==> flow/design.v <==
`timescale 1ns / 1ps
`timescale 1ns / 1ps
module scan_dff (
    input clk,
    input d,
    input scan_in,
    input scan_enable,
    output reg q
);
    always @(posedge clk) begin
        if (scan_enable)
            q <= scan_in;
        else
            q <= d;
    end
endmodule
module uart_tx_scan (
    input clk,
    input reset,
    input tx_start,
    input [7:0] tx_data,
    input scan_enable,
    input scan_in,
    output scan_out,
    output tx_out,
    output tx_done
);
    wire [2:0] state;
    wire [2:0] bit_count;
    wire [7:0] tx_shift_reg;
    wire [2:0] next_state;
    wire [2:0] bit_count_d;
    wire [7:0] tx_shift_d;
    wire [13:0] scan_chain;
    scan_dff s0 (.clk(clk), .d(next_state[0]), .scan_in(scan_chain[0]), .scan_enable(scan_enable), .q(state[0]));
    scan_dff s1 (.clk(clk), .d(next_state[1]), .scan_in(scan_chain[1]), .scan_enable(scan_enable), .q(state[1]));
    scan_dff s2 (.clk(clk), .d(next_state[2]), .scan_in(scan_chain[2]), .scan_enable(scan_enable), .q(state[2]));
    scan_dff bc0 (.clk(clk), .d(bit_count_d[0]), .scan_in(scan_chain[3]), .scan_enable(scan_enable), .q(bit_count[0]));
    scan_dff bc1 (.clk(clk), .d(bit_count_d[1]), .scan_in(scan_chain[4]), .scan_enable(scan_enable), .q(bit_count[1]));
    scan_dff bc2 (.clk(clk), .d(bit_count_d[2]), .scan_in(scan_chain[5]), .scan_enable(scan_enable), .q(bit_count[2]));
    genvar i;
    generate
        for (i = 0; i < 8; i = i + 1) begin : shift_ff
            scan_dff reg_dff (
                .clk(clk),
                .d(tx_shift_d[i]),
                .scan_in(scan_chain[i+6]),
                .scan_enable(scan_enable),
                .q(tx_shift_reg[i])
            );
        end
    endgenerate
    assign scan_chain[0] = scan_in;
    assign scan_chain[13:1] = scan_chain[12:0];
    assign scan_out = scan_chain[13];
    assign next_state = (reset) ? 3'b000 :
                        (state == 3'b000 && tx_start) ? 3'b001 :
                        (state == 3'b001) ? 3'b010 :
                        (state == 3'b010 && bit_count == 3'd7) ? 3'b011 :
                        (state == 3'b011) ? 3'b100 :
                        (state == 3'b100) ? 3'b000 : state;
    assign bit_count_d = (state == 3'b010) ? bit_count + 1 : 3'd0;
    assign tx_shift_d = (state == 3'b001) ? tx_data :
                        (state == 3'b010) ? {1'b0, tx_shift_reg[7:1]} :
                        tx_shift_reg;
    assign tx_out = (state == 3'b000) ? 1'b1 :                   
                    (state == 3'b001) ? 1'b0 :                   
                    (state == 3'b010) ? tx_shift_reg[0] :       
                    1'b1;                                       
    assign tx_done = (state == 3'b100);   
endmodule
# Step by step through the tools: uart_tx_scan
# What the tools print for uart_tx_scan, step after step.
# Line numbers count from 1 in the design file above.
# Library cell names are shortened.
# The mark n/a stands for no value.
[inputs]
top = "uart_tx_scan"
clock = "clk"
library = "sky130hd"
pvt_corner = "tt_025C_1v80"

# Elaborated design
# Counts by Yosys on the flattened word-level netlist (proc, flatten, opt, wreduce; memories kept). Register bits leave out memories and registers merged into their read ports (data or address). Print and check cells are left out. Cells with the same type and inputs are merged into one.
[op_classes]
addsub = 1
n_eq = 5
n_mux = 26
reduce_logical = 5
[op_table]
columns = ["op", "n"]
rows = [
  ["3-bit two-way mux", 7],
  ["1-bit two-way mux", 17],
  ["8-bit two-way mux", 2],
  ["7-bit nonzero test", 1],
  ["3-bit by 2-bit == test with 1-bit output (second input constant)", 2],
  ["3-bit == test (second input constant)", 2],
  ["3-bit by 1-bit adder with 3-bit output (second input constant)", 1],
  ["3-bit by 1-bit == test with 1-bit output (second input constant)", 1],
  ["3-bit zero test", 1],
  ["3-bit nonzero test", 1],
  ["1-bit logical AND", 2],
]
[word_totals]
regBits = 14
in_bits = 13
output_inout_bits = 3
elab_cells = 51

# Longest topological paths
# Longest topological path by Yosys (ltp), each cell counted once; first at word level (registers and memories cut), then after technology mapping (sequential cells cut; the memories' decode and read muxes count).
[logic_depth]
ltp_word = 8
abc_area = 0
depth_mapped = 5

# Netlist
# The flow's flattened synthesis, as Yosys stat reports it; memories are mapped. The netlist is that of the ABC_AREA named above (0 if unset); the other value can give another one.
[mapped]
stdcells = 75
area_um2 = 779.5
flip_flops = 14
[by_type]
columns = ["cell_type", "n"]
rows = [
  ["edfxtp_1", 11],
  ["a21oi_1", 16],
  ["dfxtp_1", 3],
  ["nand2_1", 13],
  ["ha_1", 2],
  ["buf_4", 3],
  ["buf_6", 2],
  ["o21ai_0", 4],
  ["nor2b_1", 3],
  ["nor3b_4", 1],
  ["nor4b_2", 1],
  ["o21bai_1", 2],
  ["o31ai_2", 1],
  ["or3_4", 1],
  ["mux2i_1", 1],
  ["a211o_1", 1],
  ["o21ai_2", 1],
  ["or3b_1", 1],
]
# Not listed: further types 7, cells in them 8.
# By module: a second synthesis without flattening, with its own total; a netlist apart from the flattened one above.
[unflattened]
cells_unflattened = 76
hier_area_um2 = 829.5
# Each row is one instance without its submodules.
[by_module]
columns = ["mod", "n_inst", "n_cells", "mod_area_um2", "mod_seq_area_um2"]
rows = [
  ["scan_dff", 14, 2, 35.0, 20.0],
  ["uart_tx_scan", 1, 48, 339.1, 0.0],
]

# Path before layout
# OpenSTA on the mapped netlist: ideal clock, no wires. The path of least setup slack (recovery checks aside). Input and output delay are each 20% of the period. Register names are those of the netlist, which keeps one name where synthesis merged equal registers.
[synth_path]
path_type = "flip-flop to output port"
start = "reg s1.q"
end = "out tx_out"
tclk_ns = 3.29
out_delay_ns = 0.658
launch_ns = 0.000
arrival_ns = 0.964
t_required_ns = 2.632
setup_slack_ns = 1.668
delay_ns = 0.964
path_stages = 5
n_path_buf = 1
synth_period_reached_ns = 1.622
# "delay_ns" = arrival - input delay + setup time.
# A path that ends at an output port has no setup time.
# "path_stages": output pins that drive a net of the path, with the launching flip-flop's if there is one; two outputs of one cell count as two.
# "synth_period_reached_ns" = period - worst setup slack (recovery checks aside). The figure is calculated, with input and output delays left at 20% of the set period.
# Between the ends stands the longest chain of elaborated cells between them, by number of cells; it is not shown to be the way that was timed. Of several equally long chains one is given.
# Each line given opens the expression or statement behind the cell; cells for indexed reads and writes are added by Yosys, which also makes memories of some case tables.
[synth_via]
cell_sequence = "edfxtp_1 buf_6 nor2b_1 nor2b_1 o21bai_1"
elab_chain_cells = 4
cone_cells = 6
[synth_lines]
columns = ["item", "line_no", "rtl"]
rows = [
  ["start: declaration", 8, "output reg q"],
  ["start: assignment", 12, "q <= scan_in;"],
  ["start: assignment", 14, "q <= d;"],
  ["3-bit by 2-bit == test with 1-bit output", 68, "(state == 3'b010) ? tx_shift_reg[0] :"],
  ["1-bit two-way mux", 68, ""],
  ["1-bit two-way mux", 67, "(state == 3'b001) ? 1'b0 :"],
  ["1-bit two-way mux", 66, "assign tx_out = (state == 3'b000) ? 1'b1 :"],
  ["end: declaration", 25, "output tx_out,"],
]

# Worst path after layout
# Path of least setup slack in the final report of stored run 1 (OpenROAD, finished layout, wires in). Where an end is a register, its clock arrival counts in the times.
[layout_path]
path_type = "flip-flop to output port"
start = "reg s1.q"
end = "out tx_out"
tclk_ns = 3.03
out_delay_ns = 0.61
launch_ns = 0.26
arrival_ns = 1.84
t_required_ns = 2.42
setup_slack_ns = 0.59
path_stages = 5
n_path_buf = 1
# Between the ends stands the longest chain of elaborated cells between them, by number of cells; it is not shown to be the way that was timed. Of several equally long chains one is given.
[layout_via]
cell_sequence = "edfxtp_1 nor2b_1 nor2b_1 o21bai_1 clkdlybuf4s50_1"
elab_chain_cells = 4
cone_cells = 6
[layout_lines]
columns = ["item", "line_no", "rtl"]
rows = [
  ["start: declaration", 8, "output reg q"],
  ["start: assignment", 12, "q <= scan_in;"],
  ["start: assignment", 14, "q <= d;"],
  ["3-bit by 2-bit == test with 1-bit output", 68, "(state == 3'b010) ? tx_shift_reg[0] :"],
  ["1-bit two-way mux", 68, ""],
  ["1-bit two-way mux", 67, "(state == 3'b001) ? 1'b0 :"],
  ["1-bit two-way mux", 66, "assign tx_out = (state == 3'b000) ? 1'b1 :"],
  ["end: declaration", 25, "output tx_out,"],
]

# Stored flow runs of uart_tx_scan (2 of them; Yosys, OpenROAD, sky130hd). They differ in their settings and are not a sequence. Constraints: input delay and output delay 20% of the set period each, output load 0.01 pF.
# "period_reached_ns" = clock period - worst setup slack. The figure is calculated, with input and output delays left at 20% of the set period.
# "timing.worst_path_ns" means the part of the period allowed to the worst setup path (the constraints hold back 20% at inputs and 20% at outputs) less its slack; where the path has registers, the arrival times of their clocks count too.
# "fin_power_mw": no workload was simulated; the value follows from the tool's default switching activity.

[[run]]
name = "stored run 1"
[run.settings]
period_ns = 3.03
CAP_MARGIN = 20
CORE_MARGIN = 2
CORE_UTILIZATION = 40
SLEW_MARGIN = 20
[run.results]
utilization_pct = 52.6
period_reached_ns = 2.442
die_um2 = 2317.9
timing.worst_path_ns = 1.84
worst_setup_path_type = "flip-flop to output port"
finish.stdcell_area_um2 = 938.4
synth_area_um2 = 779.5
final_setup_ws_ns = 0.588
fin_power_mw = 0.4566
hold_worst_slack_ns = 0.471
fin_tns_ns = 0.000

[[run]]
name = "stored run 2"
[run.settings]
period_ns = 1.92
CORE_UTILIZATION = 67
PLACE_DENSITY_LB_ADDON = 0.12
HOLD_SLACK_MARGIN = 0.1
CELL_PAD_IN_SITES_GLOBAL_PLACEMENT = 3
CELL_PAD_IN_SITES_DETAIL_PLACEMENT = 0
TNS_END_PERCENT = 55
GPL_TIMING_DRIVEN = 1
MAX_ROUTING_LAYER = "met4"
CAP_MARGIN = 20
CORE_MARGIN = 2
SLEW_MARGIN = 20
[run.results]
outcome = "unfinished; error FLW-0024 in placement"

==> flow/design.v <==
`timescale 1ns / 1ps
module uart_tx (
    input        clk,
    input        reset,
    input        tx_start,
    input  [7:0] tx_data,
    output reg   tx_out,
    output reg   tx_done
);
    parameter IDLE  = 3'b000,
              START = 3'b001,
              SHIFT = 3'b010,
              STOP  = 3'b011,
              DONE  = 3'b100;
    reg [2:0] state, next_state;
    reg [2:0] bit_count;
    reg [7:0] tx_shift_reg;
    reg       tx_start_latched;
    always @(posedge clk or posedge reset) begin
        if (reset)
            tx_start_latched <= 1'b0;
        else if (state == IDLE && tx_start)
            tx_start_latched <= 1'b1;
        else if (state != IDLE)
            tx_start_latched <= 1'b0;
    end
    always @(posedge clk or posedge reset) begin
        if (reset)
            state <= IDLE;
        else
            state <= next_state;
    end
    always @(*) begin
        case (state)
            IDLE:  next_state = tx_start_latched ? START : IDLE;
            START: next_state = SHIFT;
            SHIFT: next_state = (bit_count == 3'd7) ? STOP : SHIFT;
            STOP:  next_state = DONE;
            DONE:  next_state = IDLE;
            default: next_state = IDLE;
        endcase
    end
    always @(posedge clk or posedge reset) begin
        if (reset) begin
            tx_out       <= 1'b1;   
            tx_done      <= 1'b0;
            tx_shift_reg <= 8'd0;
            bit_count    <= 3'd0;
        end else begin
            case (state)
                IDLE: begin
                    tx_out  <= 1'b1;
                    tx_done <= 1'b0;
                end
                START: begin
                    tx_out       <= 1'b0;             
                    tx_shift_reg <= tx_data;
                    bit_count    <= 3'd0;
                end
                SHIFT: begin
                    tx_out        <= tx_shift_reg[0];
                    tx_shift_reg  <= tx_shift_reg >> 1;
                    bit_count     <= bit_count + 1;
                end
                STOP: begin
                    tx_out <= 1'b1;   
                end
                DONE: begin
                    tx_done <= 1'b1;
                end
            endcase
        end
    end
endmodule
From RTL to reports: uart_tx
What the tools print for uart_tx, step after step.
Line numbers count from 1 in the design file above.
Operators carry their Yosys type and port widths (W data, S select, Z words).
The mark - stands for no value.
- top: uart_tx
- clock port: clk
- cell library: sky130hd
- timing corner: tt_025C_1v80

Word level
Counts by Yosys on the flattened word-level netlist (proc, flatten, opt, wreduce; memories kept). Register bits leave out memories and registers merged into their read ports (data or address). Print and check cells are left out. Cells with the same type and inputs are merged into one.
- flip-flop bits (word level): 17
- output and inout port bits at 2
- cells after elaboration: 29
- equality and inequality tests: 5
- noted muxes and demuxes: 9
- noted $add $sub $neg: 1
- reduce/logical cells at 8
- operators by type and width (kind ; number):
    $pmux W8 S2 ; 1
    $pmux W3 S4 ; 1
    $reduce_bool A2 Y1 ; 3
    $eq A3 B2 Y1 const B ; 2
    $eq A3 B3 Y1 const B ; 2
    $reduce_bool A3 Y1 ; 2
    $pmux W3 S2 ; 1
    $mux W1 ; 4
    $add A3 B1 Y3 const B ; 1
    $eq A3 B1 Y1 const B ; 1
    $logic_not A3 Y1 ; 1
    $pmux W1 S3 ; 1
    $reduce_or A2 Y1 ; 1
    $pmux W1 S2 ; 1
    $logic_and A1 B1 Y1 ; 1

Depth
Depth = most cells in a row (Yosys ltp): at word level without a register or memory, in the mapped netlist without a sequential cell, where the memories' decode and read muxes count.
- word-level depth: 3
- ABC_AREA at 0
- depth in mapped cells: 5
- gate-level depth less buffers at 5

Synthesis result
Yosys stat after the flow's synthesis: flattened, memories mapped to cells. It holds for the ABC_AREA given above (unset counts as 0); a run with the other value may have another netlist.
- cell types (type ; number ; total area (µm²)):
    sky130_fd_sc_hd__dfrtp_1 ; 16 ; 400.384
    sky130_fd_sc_hd__o21ai_0 ; 10 ; 50.048
    sky130_fd_sc_hd__dfstp_2 ; 1 ; 26.275
    sky130_fd_sc_hd__ha_1 ; 2 ; 25.024
    sky130_fd_sc_hd__nor3_1 ; 5 ; 25.024
    sky130_fd_sc_hd__buf_4 ; 3 ; 22.522
    sky130_fd_sc_hd__buf_6 ; 2 ; 22.522
    sky130_fd_sc_hd__nor2_1 ; 6 ; 22.522
    sky130_fd_sc_hd__o221a_1 ; 2 ; 22.522
    sky130_fd_sc_hd__o221a_2 ; 2 ; 22.522
    sky130_fd_sc_hd__a21oi_1 ; 4 ; 20.019
    sky130_fd_sc_hd__mux2i_1 ; 2 ; 20.019
    sky130_fd_sc_hd__o32a_1 ; 2 ; 20.019
    sky130_fd_sc_hd__inv_1 ; 5 ; 18.768
    sky130_fd_sc_hd__nand2_1 ; 5 ; 18.768
    sky130_fd_sc_hd__nor2b_1 ; 3 ; 18.768
    sky130_fd_sc_hd__a22oi_1 ; 2 ; 15.014
    sky130_fd_sc_hd__o21ai_1 ; 3 ; 15.014
Not listed: further types 17, cells in them 21.
- area of sequential cells: 426.7 µm²
- mapped cells: 96
- mapped flip-flops at 17
- mapped area: 932.1 µm²
- buffers at 6

Timing after synthesis
Path of least setup slack by OpenSTA after synthesis, without wires, with an ideal clock, recovery checks aside; 20% of the period is set as input and as output delay. Where synthesis merged equal registers, the netlist keeps one of their names.
- kind: reg-to-reg
- start: reg bit_count[0]
- end: reg bit_count[2]
- required time at 1085 ps
- stages: 6
- path buffers at 0
- delay of the path at 1232 ps
- clock period: 1220 ps
- noted arrival time: 1097 ps
- slack at -12 ps
- noted time at the first pin: 0 ps
- period reached after synthesis at 1232 ps
"delay of the path" is the arrival time less input delay plus setup time.
"stages": output pins that drive a net of the path, with the launching flip-flop's if there is one; two outputs of one cell count as two.
"period reached after synthesis" = period - worst setup slack (recovery checks aside). The figure is calculated, with input and output delays left at 20% of the set period.
Between the ends stands the longest chain of elaborated cells between them, by number of cells; it is not shown to be the way that was timed. Of several equally long chains one is given.
A line is the first line of the expression or statement that the cell stems from. Yosys adds cells for indexed reads and writes and turns some case tables into memories.
At most two assigning lines are given for a register; there are more.
- cell sequence: sky130_fd_sc_hd__dfrtp_1 sky130_fd_sc_hd__ha_1 sky130_fd_sc_hd__ha_1 sky130_fd_sc_hd__nand2_1 sky130_fd_sc_hd__a2bb2oi_1 sky130_fd_sc_hd__o21ai_0
- length of the longest elaborated chain: 2
- noted elaborated cells on any way between the ends: 2
- source lines of those cells at 2
- those cells by class: add/sub (1); mux (1)
- ends and longest elaborated chain, after synthesis (what ; line ; RTL):
    start: declaration ; 16 ; reg [2:0] bit_count;
    start: assignment ; 48 ; bit_count    <= 3'd0;
    start: assignment ; 63 ; bit_count     <= bit_count + 1;
    $add A3 B1 Y3 ; 63 ;
    $pmux W3 S2 ; 50 ; case (state)
    end: assignment ; 48 ;
    end: assignment ; 63 ;
    end: declaration ; 16 ;

Worst path after layout
Path of least setup slack in the final report of stored run 2 (OpenROAD, finished layout, wires in). Where an end is a register, its clock arrival counts in the times.
The report prints the path's times to 10 ps; the period is as set.
- kind: reg-to-reg
- start: reg state[1]
- end: reg tx_done
- slack at -340 ps
- stages: 4
- noted arrival time: 1410 ps
- noted time at the first pin: 260 ps
- clock period: 916 ps
- path buffers at 1
- required time at 1070 ps
Between the ends stands the longest chain of elaborated cells between them, by number of cells; it is not shown to be the way that was timed. Of several equally long chains one is given.
At most two assigning lines are given for a register; there are more.
- cell sequence: sky130_fd_sc_hd__dfrtp_2 sky130_fd_sc_hd__buf_12 sky130_fd_sc_hd__nor2_4 sky130_fd_sc_hd__mux2_2
- length of the longest elaborated chain: 2
- noted elaborated cells on any way between the ends: 4
- those cells by class: eq/ne (1); mux (1); reduce/logical (2)
- ends and longest elaborated chain, post-layout (what ; line ; RTL):
    start: declaration ; 15 ; reg [2:0] state, next_state;
    start: assignment ; 29 ; state <= IDLE;
    start: assignment ; 31 ; state <= next_state;
    $eq A3 B3 Y1 ; 50 ; case (state)
    $pmux W1 S2 ; 50 ;
    end: assignment ; 46 ; tx_done      <= 1'b0;
    end: assignment ; 53 ; tx_done <= 1'b0;
    end: declaration ; 8 ; output reg   tx_done

==> results <==
Top module uart_tx; platform sky130hd; tools Yosys and OpenROAD; 2 stored runs in no particular order. Input and output delays are each 20% of the period that was set; the output load is 0.01 pF.
"achieved clock period": clock period set for the run, less the worst setup slack. It is reckoned from that one timing run; input and output delays stay at 20% of the period that was set.
"overall power" is the tool's figure for a default switching activity; nothing was simulated.

Stored run 1

==> flow/run.sh <==
#!/bin/bash
# the make line also repeats the synthesis and layout settings of config.mk as NAME=value (left out here)
make -C /OpenROAD-flow-scripts/flow DESIGN_CONFIG=/design/flow/config.mk WORK_HOME=/design/flow/orfs CLKGATE_MAP_FILE= finish
==> flow/config.mk <==
export PLATFORM = sky130hd
export DESIGN_NAME = uart_tx
export DESIGN_NICKNAME = uart_tx
export VERILOG_FILES = /design/flow/design.v
export SDC_FILE = /design/flow/constraint.sdc
export NUM_CORES = 4
export LEC_CHECK = 0
export CAP_MARGIN = 20
export CORE_ASPECT_RATIO = 0.63
export CORE_MARGIN = 2
export CORE_UTILIZATION = 72
export PLACE_DENSITY_LB_ADDON = 0.03
export SLEW_MARGIN = 20
==> flow/constraint.sdc <==
create_clock -name core_clock -period 2.54 [get_ports {clk}]
set_input_delay 0.5080 -clock core_clock [delete_from_list [all_inputs] [get_ports {clk}]]
set_output_delay 0.5080 -clock core_clock [all_outputs]
set_load 0.01 [all_outputs]

Stored run 1: did not finish, floorplanning stopped with PDN-0185.

Stored run 2

==> flow/run.sh <==
#!/bin/bash
# the make line also repeats the synthesis and layout settings of config.mk as NAME=value (left out here)
make -C /OpenROAD-flow-scripts/flow DESIGN_CONFIG=/design/flow/config.mk WORK_HOME=/design/flow/orfs CLKGATE_MAP_FILE= finish
==> flow/config.mk <==
export PLATFORM = sky130hd
export DESIGN_NAME = uart_tx
export DESIGN_NICKNAME = uart_tx
export VERILOG_FILES = /design/flow/design.v
export SDC_FILE = /design/flow/constraint.sdc
export NUM_CORES = 4
export LEC_CHECK = 0
export CAP_MARGIN = 35
export CELL_PAD_IN_SITES_DETAIL_PLACEMENT = 1
export CORE_MARGIN = 2
export CORE_UTILIZATION = 18
export MIN_ROUTING_LAYER = met2
export PLACE_DENSITY = 0.57
export SETUP_SLACK_MARGIN = 0.21
export SLEW_MARGIN = 20
==> flow/constraint.sdc <==
create_clock -name core_clock -period 0.916 [get_ports {clk}]
set_input_delay 0.1832 -clock core_clock [delete_from_list [all_inputs] [get_ports {clk}]]
set_output_delay 0.1832 -clock core_clock [all_outputs]
set_load 0.01 [all_outputs]

Measured in stored run 2:
- standard-cell area of the final layout: 1527.7 µm²
- area of the die at 5769.9 µm²
- chip area after synthesis (Yosys) at 932.1 µm²
- achieved clock period at 1257 ps
- overall power at 5440 µW
- total negative slack on setup checks at -4572 ps
- worst setup slack after layout at -341 ps
